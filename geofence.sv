==> flow/design.v <==
`timescale 1ns/10ps
module geofence (clk, reset, X, Y, valid, is_inside);
input clk;
input reset;
input [9:0] X;
input [9:0] Y;
output reg valid;
output reg is_inside;
parameter INIT=3'd0, IN_DATA=3'd1, FIND_LEFT_POINT=3'd2, SLOPE_SORT=3'd3
          ,CROSS_PRODUCT=3'd4,CROSS_PRODUCT1=3'd5,FINAL=3'd6;
reg [3:0] state, next_state;
reg [19:0] data_y_x[0:7];
reg signed [21:0] multiply_result1,multiply_result2,
                  cross_pro_result1,cross_pro_result2,cross_pro_result3,cross_pro_result4;
reg [2:0] i, j, k,h;
reg [3:0] f;
mul_shift_add slope1(
    .a(data_y_x[i][19:10]), 
    .b(data_y_x[1][19:10]),
    .c(data_y_x[i+1][9:0]),
    .d(data_y_x[1][9:0]),
    .result(multiply_result1)
);
mul_shift_add slope2(
    .a(data_y_x[i+1][19:10]),
    .b(data_y_x[1][19:10]),
    .c(data_y_x[i][9:0]),
    .d(data_y_x[1][9:0]),
    .result(multiply_result2)
);
mul_shift_add cross_pro1(
    .a(data_y_x[j][9:0]),
    .b(data_y_x[0][9:0]),
    .c(data_y_x[j+1][19:10]),
    .d(data_y_x[0][19:10]),
    .result(cross_pro_result1)
);
mul_shift_add cross_pro2(
    .a(data_y_x[j][19:10]),
    .b(data_y_x[0][19:10]),
    .c(data_y_x[j+1][9:0]),
    .d(data_y_x[0][9:0]),
    .result(cross_pro_result2)
);
mul_shift_add cross_pro3(
    .a(data_y_x[1][19:10]),
    .b(data_y_x[0][19:10]),
    .c(data_y_x[7][9:0]),
    .d(data_y_x[0][9:0]),
    .result(cross_pro_result3)
);
mul_shift_add cross_pro4(
    .a(data_y_x[7][19:10]),
    .b(data_y_x[0][19:10]),
    .c(data_y_x[1][9:0]),
    .d(data_y_x[0][9:0]),
    .result(cross_pro_result4)
);
always @(posedge clk or posedge reset ) begin
  if(reset) state<=IN_DATA;
  else state<=next_state;
end
always @(*) begin
    case (state)
        INIT: next_state<=IN_DATA;
        IN_DATA: next_state<=(i>6)?FIND_LEFT_POINT:IN_DATA;
        FIND_LEFT_POINT:next_state<=(j>4)?SLOPE_SORT:FIND_LEFT_POINT;
        SLOPE_SORT:next_state<=(k>3)?CROSS_PRODUCT:SLOPE_SORT;
        CROSS_PRODUCT:next_state<=(j>5)?CROSS_PRODUCT1:CROSS_PRODUCT;
        CROSS_PRODUCT1:next_state<=FINAL;
        FINAL:next_state<=INIT;
        default: next_state<=INIT;
    endcase
end
always @(posedge clk or posedge reset) begin
    if (reset) begin
        i<=0;
        j<=0;
        k<=0;
        h<=0;
        valid<=0;
    end
    else begin
       case (state)
       INIT: begin
            i<=0;
            j<=0;
            k<=0;
            h<=0;
            valid<=0;          
        end
        IN_DATA: begin
            data_y_x[i][9:0]<=X;
            data_y_x[i][19:10]<=Y;
            i<=i+1;
        end
        FIND_LEFT_POINT: begin
            i<=2;
            data_y_x[1]<=(data_y_x[1][9:0]<data_y_x[j+2][9:0])?data_y_x[1]:data_y_x[j+2];
            data_y_x[j+2]<=(data_y_x[1][9:0]<data_y_x[j+2][9:0])?data_y_x[j+2]:data_y_x[1];
            j<=j+1;
        end
        SLOPE_SORT:begin
            j<=1;   
            data_y_x[i]<=(multiply_result1>multiply_result2)?data_y_x[i]:data_y_x[i+1];
            data_y_x[i+1]<=(multiply_result1>multiply_result2)?data_y_x[i+1]:data_y_x[i];
            k<=(i>5)?k+1:k;
            i<=(i>5)?2:i+1;
        end
        CROSS_PRODUCT:begin
            k<=0;
            h<=(cross_pro_result1<cross_pro_result2)?h+1:h;
            j<=j+1;
        end
        CROSS_PRODUCT1:begin
            h<=(cross_pro_result3<cross_pro_result4)?h+1:h;
        end
        FINAL:begin
            is_inside<=(h>6||h==0)?1:0;
            valid<=1;
        end
        default: begin
            i<=0;
            j<=0;
            k<=0;
            valid<=0;
            is_inside<=0;
        end   
    endcase
    end
end
endmodule
module mul_shift_add(
    input  [9:0] a,
    input  [9:0] b,
    input  [9:0] c,
    input  [9:0] d,
    output reg signed [21:0] result
);
    reg signed [10:0] a_b,c_d,a_abs, b_abs;
    reg  [21:0] accumulate1;
    always @(*) begin
            a_b=a-b;
            c_d=c-d;
            a_abs=(a_b < 0)?-a_b:a_b;
            b_abs=(c_d < 0)?-c_d:c_d;
            accumulate1= ((b_abs[4])?a_abs<<4:0)+((b_abs[5])?a_abs<<5:0)+((b_abs[6])?a_abs<<6:0)+((b_abs[7])?a_abs<<7:0)+
                       ((b_abs[8])?a_abs<<8:0)+((b_abs[9])?a_abs<<9:0);
            result=((a_b < 0) ^ (c_d < 0))?-accumulate1:accumulate1;
    end
endmodule
# Reports on geofence
# Tool output for the design above, in the order of the flow.
# Line numbers count from 1 in the design file above.
# Cell names lack the library's common part.
design:
  design: "geofence"
  clock_port: "clk"
  library: "sky130hd"
  corner: "tt_025C_1v80"

# Elaborated design
# Counts by Yosys on the flattened word-level netlist (proc, flatten, opt, wreduce). Print and check cells are left out. Cells with the same type and inputs are merged into one.
word_totals:
  ff_bits: 177
  latchBits: 0
  ramBits: 0
  mem_bits_ro: 0
  clocked_rd_ports_x_width: 0
  memories: 0
  in_bits: 22
  out_inout_bits: 2
classes:
  addsub: 65
  multipliers: 0
  div_mod_pow: 0
  cmp: 22
  eq_ne: 68
  n_shift: 0
  mux: 164
  bitwise: 9
  reduce_logical: 27
op_table:
  columns: ["operator", "n"]
  rows:
  - ["22-bit two-way mux", 42]
  - ["10-bit two-way mux", 71]
  - ["22-bit adder", 30]
  - ["20-bit case mux with 8-bit select", 4]
  - ["20-bit case mux with 7-bit select", 4]
  - ["10-bit case mux with 3-bit select", 16]
  - ["10-bit by 10-bit subtractor with 11-bit output", 12]
  - ["11-bit by 1-bit less-than comparator with 1-bit output (second input constant)", 12]
  - ["22-bit negator", 6]
  - ["10-bit case mux with 8-bit select", 1]
  - ["20-bit two-way mux", 4]
  - ["3-bit equality test (second input constant)", 23]
  - ["11-bit negator", 6]
  - ["11-bit two-way mux", 6]
  - ["10-bit negator", 6]
  - ["22-bit less-than comparator", 2]
  - ["5-bit AND reduction", 8]
  - ["2-bit inequality test (second input constant)", 18]
  - ["3-bit by 2-bit equality test with 1-bit output (second input constant)", 12]
  - ["3-bit inequality test (second input constant)", 9]
  - ["22-bit greater-than comparator", 1]
  - ["3-bit by 1-bit equality test with 1-bit output (second input constant)", 6]
  - ["3-bit zero test", 6]
  - ["3-bit case mux with 6-bit select", 1]
  - ["3-bit case mux with 3-bit select", 2]
  - ["3-bit greater-than comparator (second input constant)", 5]
  - ["3-bit two-way mux", 5]
  - ["3-bit by 1-bit adder with 3-bit output (second input constant)", 4]
# Not listed: further kinds 20, cells in them 33.

# Depth
# Depth = most cells in a row (Yosys ltp): at word level without a register or memory, in the mapped netlist without a sequential cell, where the memories' decode and read muxes count.
logic_depth:
  ltp_word: 19
  ABC_AREA: 0
  ltp_mapped: 49
  depth_no_buf: 42

# After synthesis
# Yosys stat after the flow's synthesis: flattened, memories mapped to cells. It holds for the ABC_AREA given above (unset counts as 0); a run with the other value may have another netlist.
# The area totals of this step are shown rounded.
types:
  columns: ["cell_type", "n", "area_total_um2"]
  rows:
  - ["fa_1", 305, 6.11E+03]
  - ["edfxtp_1", 161, 4.83E+03]
  - ["ha_1", 326, 4.08E+03]
  - ["nand2_1", 571, 2.14E+03]
  - ["xnor2_1", 192, 1.68E+03]
  - ["inv_1", 440, 1.65E+03]
  - ["nor2_1", 387, 1.45E+03]
  - ["a21oi_1", 255, 1.28E+03]
  - ["o211ai_1", 159, 1.19E+03]
  - ["xor2_1", 123, 1.08E+03]
  - ["a222oi_1", 107, 1.07E+03]
  - ["o21ai_0", 196, 980.941]
  - ["clkbuf_1", 189, 709.43]
  - ["o21a_1", 81, 608.083]
  - ["a22oi_1", 72, 540.518]
  - ["nor2b_1", 79, 494.224]
  - ["dfrtp_1", 19, 475.456]
  - ["and2_1", 75, 469.2]
# Other cell types: 90; their cells: 1019.
mapped:
  mapped_cells: 4756
  yosys_area_um2: 38500
  ffs: 181
# By module: a second synthesis without flattening, with its own total; a netlist apart from the flattened one above.
unflattened:
  hier_cells: 4897
  area_unflattened_um2: 41100
# Each row is one instance without its submodules.
by_module:
  columns: ["module", "n_inst", "n_cells", "area_um2"]
  rows:
  - ["mul_shift_add", 6, 504, 3960]
  - ["geofence", 1, 1873, 17300]

# Worst setup path after synthesis
# Path of least setup slack by OpenSTA after synthesis, without wires, with an ideal clock, recovery checks aside; 20% of the period is set as input and as output delay. Where synthesis merged equal registers, the netlist keeps one of their names.
synth_path:
  path_kind: "register -> register"
  startpoint: "register i[2]"
  endpoint: "register data_y_x[1][7]"
  clock_period_ns: 12.1
  setup_time_ns: 0.272
  launch_ns: 0.000
  t_arrival_ns: 10.454
  required_ns: 11.828
  setup_slack_ns: 1.374
  delay_ns: 10.726
  driving_pins: 41
  n_path_buf: 7
  period_less_setup_slack_ns: 10.726
# "delay_ns" = arrival - input delay + setup time.
# "driving_pins": output pins that drive a net of the path, with the launching flip-flop's if there is one; two outputs of one cell count as two.
# "period_less_setup_slack_ns" is the clock period less the worst setup slack; recovery checks do not enter. This is arithmetic on one report: input and output delays are still those of the set period (20% each).
# Between the ends stands the longest chain of elaborated cells between them, by number of cells; it is not shown to be the way that was timed. Of several equally long chains one is given.
# Each line given opens the expression or statement behind the cell; cells for indexed reads and writes are added by Yosys, which also makes memories of some case tables.
# At most two assigning lines are given for a register; there are more.
# Lines with a computed index may be missing from the assigning lines.
# The path ends at the data pin of a flip-flop with enable; ways to the enable are not counted.
synth_between:
  path_cell_list: "dfrtp_1 -> clkbuf_1 -> inv_1 -> clkbuf_1 -> ha_1 -> clkbuf_1 -> clkbuf_1 -> clkbuf_1 -> a21o_1 -> a31oi_1 -> ha_1 -> and3b_1 -> o21a_1 -> o31a_1 -> o31a_1 -> xnor2_1 -> a21oi_1 -> xor2_1 -> [... 5 more ...] -> fa_1 -> a211o_1 -> a2111oi_0 -> o21ai_1 -> o211ai_1 -> and4_4 -> nand2b_4 -> o41ai_4 -> xnor3_1 -> ha_1 -> and3_1 -> nand3_1 -> nor2_1 -> a31oi_1 -> o311ai_0 -> clkbuf_1 -> clkbuf_1 -> o221ai_1"
  elab_chain_cells: 19
  cells_between: 72
  classes_between: "add/sub: 21; compare: 5; eq/ne: 14; mux: 28; logic: 2; reduce/logical: 2"
synth_lines:
  columns: ["element", "line", "text"]
  rows:
  - ["start: declaration", 15, "reg [2:0] i, j, k,h;"]
  - ["start: assignment", 95, "i<=i+1;"]
  - ["start: assignment", 108, "i<=(i>5)?2:i+1;"]
  - ["3-bit by 1-bit adder with 3-bit output", 20, ".c(data_y_x[i+1][9:0]),"]
  - ["3-bit equality test", 20, null]
  - ["20-bit case mux with 8-bit select", 20, null]
  - ["10-bit by 10-bit subtractor with 11-bit output", 144, "c_d=c-d;"]
  - ["10-bit negator", 146, "b_abs=(c_d < 0)?-c_d:c_d;"]
  - ["10-bit two-way mux", 146, null]
  - ["22-bit two-way mux", 147, "accumulate1= ((b_abs[4])?a_abs<<4:0)+((b_abs[5])?a_abs<<5:0)+((b_abs[6])?a_abs<<6:0)+((b_abs[7])?a_abs<<7:0)+"]
  - ["22-bit adder x5", 147, null]
  - ["22-bit negator", 149, "result=((a_b < 0) ^ (c_d < 0))?-accumulate1:accumulate1;"]
  - ["22-bit two-way mux", 149, null]
  - ["22-bit greater-than comparator", 105, "data_y_x[i]<=(multiply_result1>multiply_result2)?data_y_x[i]:data_y_x[i+1];"]
  - ["20-bit two-way mux", 105, null]
  - ["10-bit two-way mux", 105, null]
  - ["10-bit two-way mux", 106, "data_y_x[i+1]<=(multiply_result1>multiply_result2)?data_y_x[i+1]:data_y_x[i];"]
  - ["10-bit case mux with 3-bit select", 84, "case (state)"]
  - ["end: assignment", 99, "data_y_x[1]<=(data_y_x[1][9:0]<data_y_x[j+2][9:0])?data_y_x[1]:data_y_x[j+2];"]
  - ["end: assignment", 105, null]
  - ["end: declaration", 12, "reg [19:0] data_y_x[0:7];"]

# Worst path after layout
# Path of least setup slack in the final report of stored run 1 (OpenROAD, finished layout, wires in). Where an end is a register, its clock arrival counts in the times.
layout_path:
  path_kind: "register -> register"
  startpoint: "register i[2]"
  endpoint: "register data_y_x[7][5]"
  clock_period_ns: 15.2
  setup_time_ns: 0.29
  launch_ns: 0.49
  t_arrival_ns: 14.30
  required_ns: 15.40
  setup_slack_ns: 1.10
  driving_pins: 40
  n_path_buf: 2
# Between the ends stands the longest chain of elaborated cells between them, by number of cells; it is not shown to be the way that was timed. Of several equally long chains one is given.
# At most two assigning lines are given for a register; there are more.
# Lines with a computed index may be missing from the assigning lines.
# The path ends at the data pin of a flip-flop with enable; ways to the enable are not counted.
layout_between:
  path_cell_list: "dfrtp_2 -> inv_1 -> ha_2 -> buf_4 -> and2_1 -> a222oi_1 -> a31oi_1 -> inv_1 -> ha_1 -> fa_1 -> nor2b_1 -> o2111ai_1 -> nand3b_1 -> xor2_1 -> nor4_1 -> a31oi_1 -> xor2_1 -> nor2_1 -> [... 4 more ...] -> a211o_1 -> a2111oi_0 -> o21ai_1 -> o211ai_1 -> and4_4 -> nand2b_4 -> o41ai_4 -> xnor3_1 -> ha_1 -> and3_1 -> nand2_1 -> nand3_1 -> a21oi_1 -> or3_1 -> nand4_1 -> buf_4 -> nand2_1 -> o211ai_1"
  elab_chain_cells: 19
  cells_between: 72
  classes_between: "add/sub: 21; compare: 5; eq/ne: 14; mux: 28; logic: 2; reduce/logical: 2"
layout_lines:
  columns: ["element", "line", "text"]
  rows:
  - ["start: declaration", 15, "reg [2:0] i, j, k,h;"]
  - ["start: assignment", 95, "i<=i+1;"]
  - ["start: assignment", 108, "i<=(i>5)?2:i+1;"]
  - ["3-bit by 1-bit adder with 3-bit output", 20, ".c(data_y_x[i+1][9:0]),"]
  - ["3-bit equality test", 20, null]
  - ["20-bit case mux with 8-bit select", 20, null]
  - ["10-bit by 10-bit subtractor with 11-bit output", 144, "c_d=c-d;"]
  - ["10-bit negator", 146, "b_abs=(c_d < 0)?-c_d:c_d;"]
  - ["10-bit two-way mux", 146, null]
  - ["22-bit two-way mux", 147, "accumulate1= ((b_abs[4])?a_abs<<4:0)+((b_abs[5])?a_abs<<5:0)+((b_abs[6])?a_abs<<6:0)+((b_abs[7])?a_abs<<7:0)+"]
  - ["22-bit adder x5", 147, null]
  - ["22-bit negator", 149, "result=((a_b < 0) ^ (c_d < 0))?-accumulate1:accumulate1;"]
  - ["22-bit two-way mux", 149, null]
  - ["22-bit greater-than comparator", 105, "data_y_x[i]<=(multiply_result1>multiply_result2)?data_y_x[i]:data_y_x[i+1];"]
  - ["20-bit two-way mux", 105, null]
  - ["10-bit two-way mux", 105, null]
  - ["10-bit two-way mux", 106, "data_y_x[i+1]<=(multiply_result1>multiply_result2)?data_y_x[i+1]:data_y_x[i];"]
  - ["10-bit case mux with 3-bit select", 84, "case (state)"]
  - ["end: assignment", 93, "data_y_x[i][9:0]<=X;"]
  - ["end: assignment", 105, null]
  - ["end: declaration", 12, "reg [19:0] data_y_x[0:7];"]

Subject: geofence on sky130hd, stored results

Hello all,

2 stored runs of geofence in the flow (synthesis by Yosys, layout by OpenROAD, sky130hd cells), in arbitrary order. Constraints: input delay and output delay 20% of the set period each, output load 0.01 pF.
"achievedPeriod_ns" means the clock period less the worst setup slack. The figure is calculated, with input and output delays left at 20% of the set period.
"worst_path_time_ns" means the part of the period allowed to the worst setup path (the constraints hold back 20% at inputs and 20% at outputs) less its slack; where the path has registers, the arrival times of their clocks count too.
The measured numbers are rounded.

--- stored run 1 ---
==> flow/run.sh <==
#!/bin/bash
# the make line also repeats the synthesis and layout settings of config.mk as NAME=value (left out here)
make -C /OpenROAD-flow-scripts/flow DESIGN_CONFIG=/design/flow/config.mk WORK_HOME=/design/flow/orfs CLKGATE_MAP_FILE= finish
==> flow/config.mk <==
export PLATFORM = sky130hd
export DESIGN_NAME = geofence
export DESIGN_NICKNAME = geofence
export VERILOG_FILES = /design/flow/design.v
export SDC_FILE = /design/flow/constraint.sdc
export NUM_CORES = 4
export LEC_CHECK = 0
export CAP_MARGIN = 20
export CELL_PAD_IN_SITES_DETAIL_PLACEMENT = 1
export CORE_MARGIN = 4
export CORE_UTILIZATION = 15
export CTS_CLUSTER_DIAMETER = 165
export CTS_CLUSTER_SIZE = 27
export GPL_TIMING_DRIVEN = 1
export HOLD_SLACK_MARGIN = 0.24
export MAX_ROUTING_LAYER = met5
export SLEW_MARGIN = 5
export TNS_END_PERCENT = 10
==> flow/constraint.sdc <==
create_clock -name core_clock -period 15.2 [get_ports {clk}]
set_input_delay 3.0400 -clock core_clock [delete_from_list [all_inputs] [get_ports {clk}]]
set_output_delay 3.0400 -clock core_clock [all_outputs]
set_load 0.01 [all_outputs]

==> results, as YAML <==
results:
  achievedPeriod_ns: 14.099
  finish.stdcell_area_um2: 43400
  yosys.chip_area_um2: 38500
  final_util_frac: 0.17
  worst_path_time_ns: 14.10
  timing.worst_path_kind: "register -> register"
  hold_worst_slack_ns: 0.491
  timing.setup.ws_ns: 1.10
  final_die_area_um2: 265000

--- stored run 2 ---
==> flow/run.sh <==
#!/bin/bash
# the make line also repeats the synthesis and layout settings of config.mk as NAME=value (left out here)
make -C /OpenROAD-flow-scripts/flow DESIGN_CONFIG=/design/flow/config.mk WORK_HOME=/design/flow/orfs CLKGATE_MAP_FILE= finish
==> flow/config.mk <==
export PLATFORM = sky130hd
export DESIGN_NAME = geofence
export DESIGN_NICKNAME = geofence
export VERILOG_FILES = /design/flow/design.v
export SDC_FILE = /design/flow/constraint.sdc
export NUM_CORES = 4
export LEC_CHECK = 0
export CAP_MARGIN = 20
export CELL_PAD_IN_SITES_GLOBAL_PLACEMENT = 3
export CORE_MARGIN = 5
export CORE_UTILIZATION = 56
export GPL_ROUTABILITY_DRIVEN = 1
export SLEW_MARGIN = 5
export TNS_END_PERCENT = 70
==> flow/constraint.sdc <==
create_clock -name core_clock -period 6.67 [get_ports {clk}]
set_input_delay 1.3340 -clock core_clock [delete_from_list [all_inputs] [get_ports {clk}]]
set_output_delay 1.3340 -clock core_clock [all_outputs]
set_load 0.01 [all_outputs]

==> results, as YAML <==
outcome: "unfinished; error GPL-0301 in placement"

Thanks
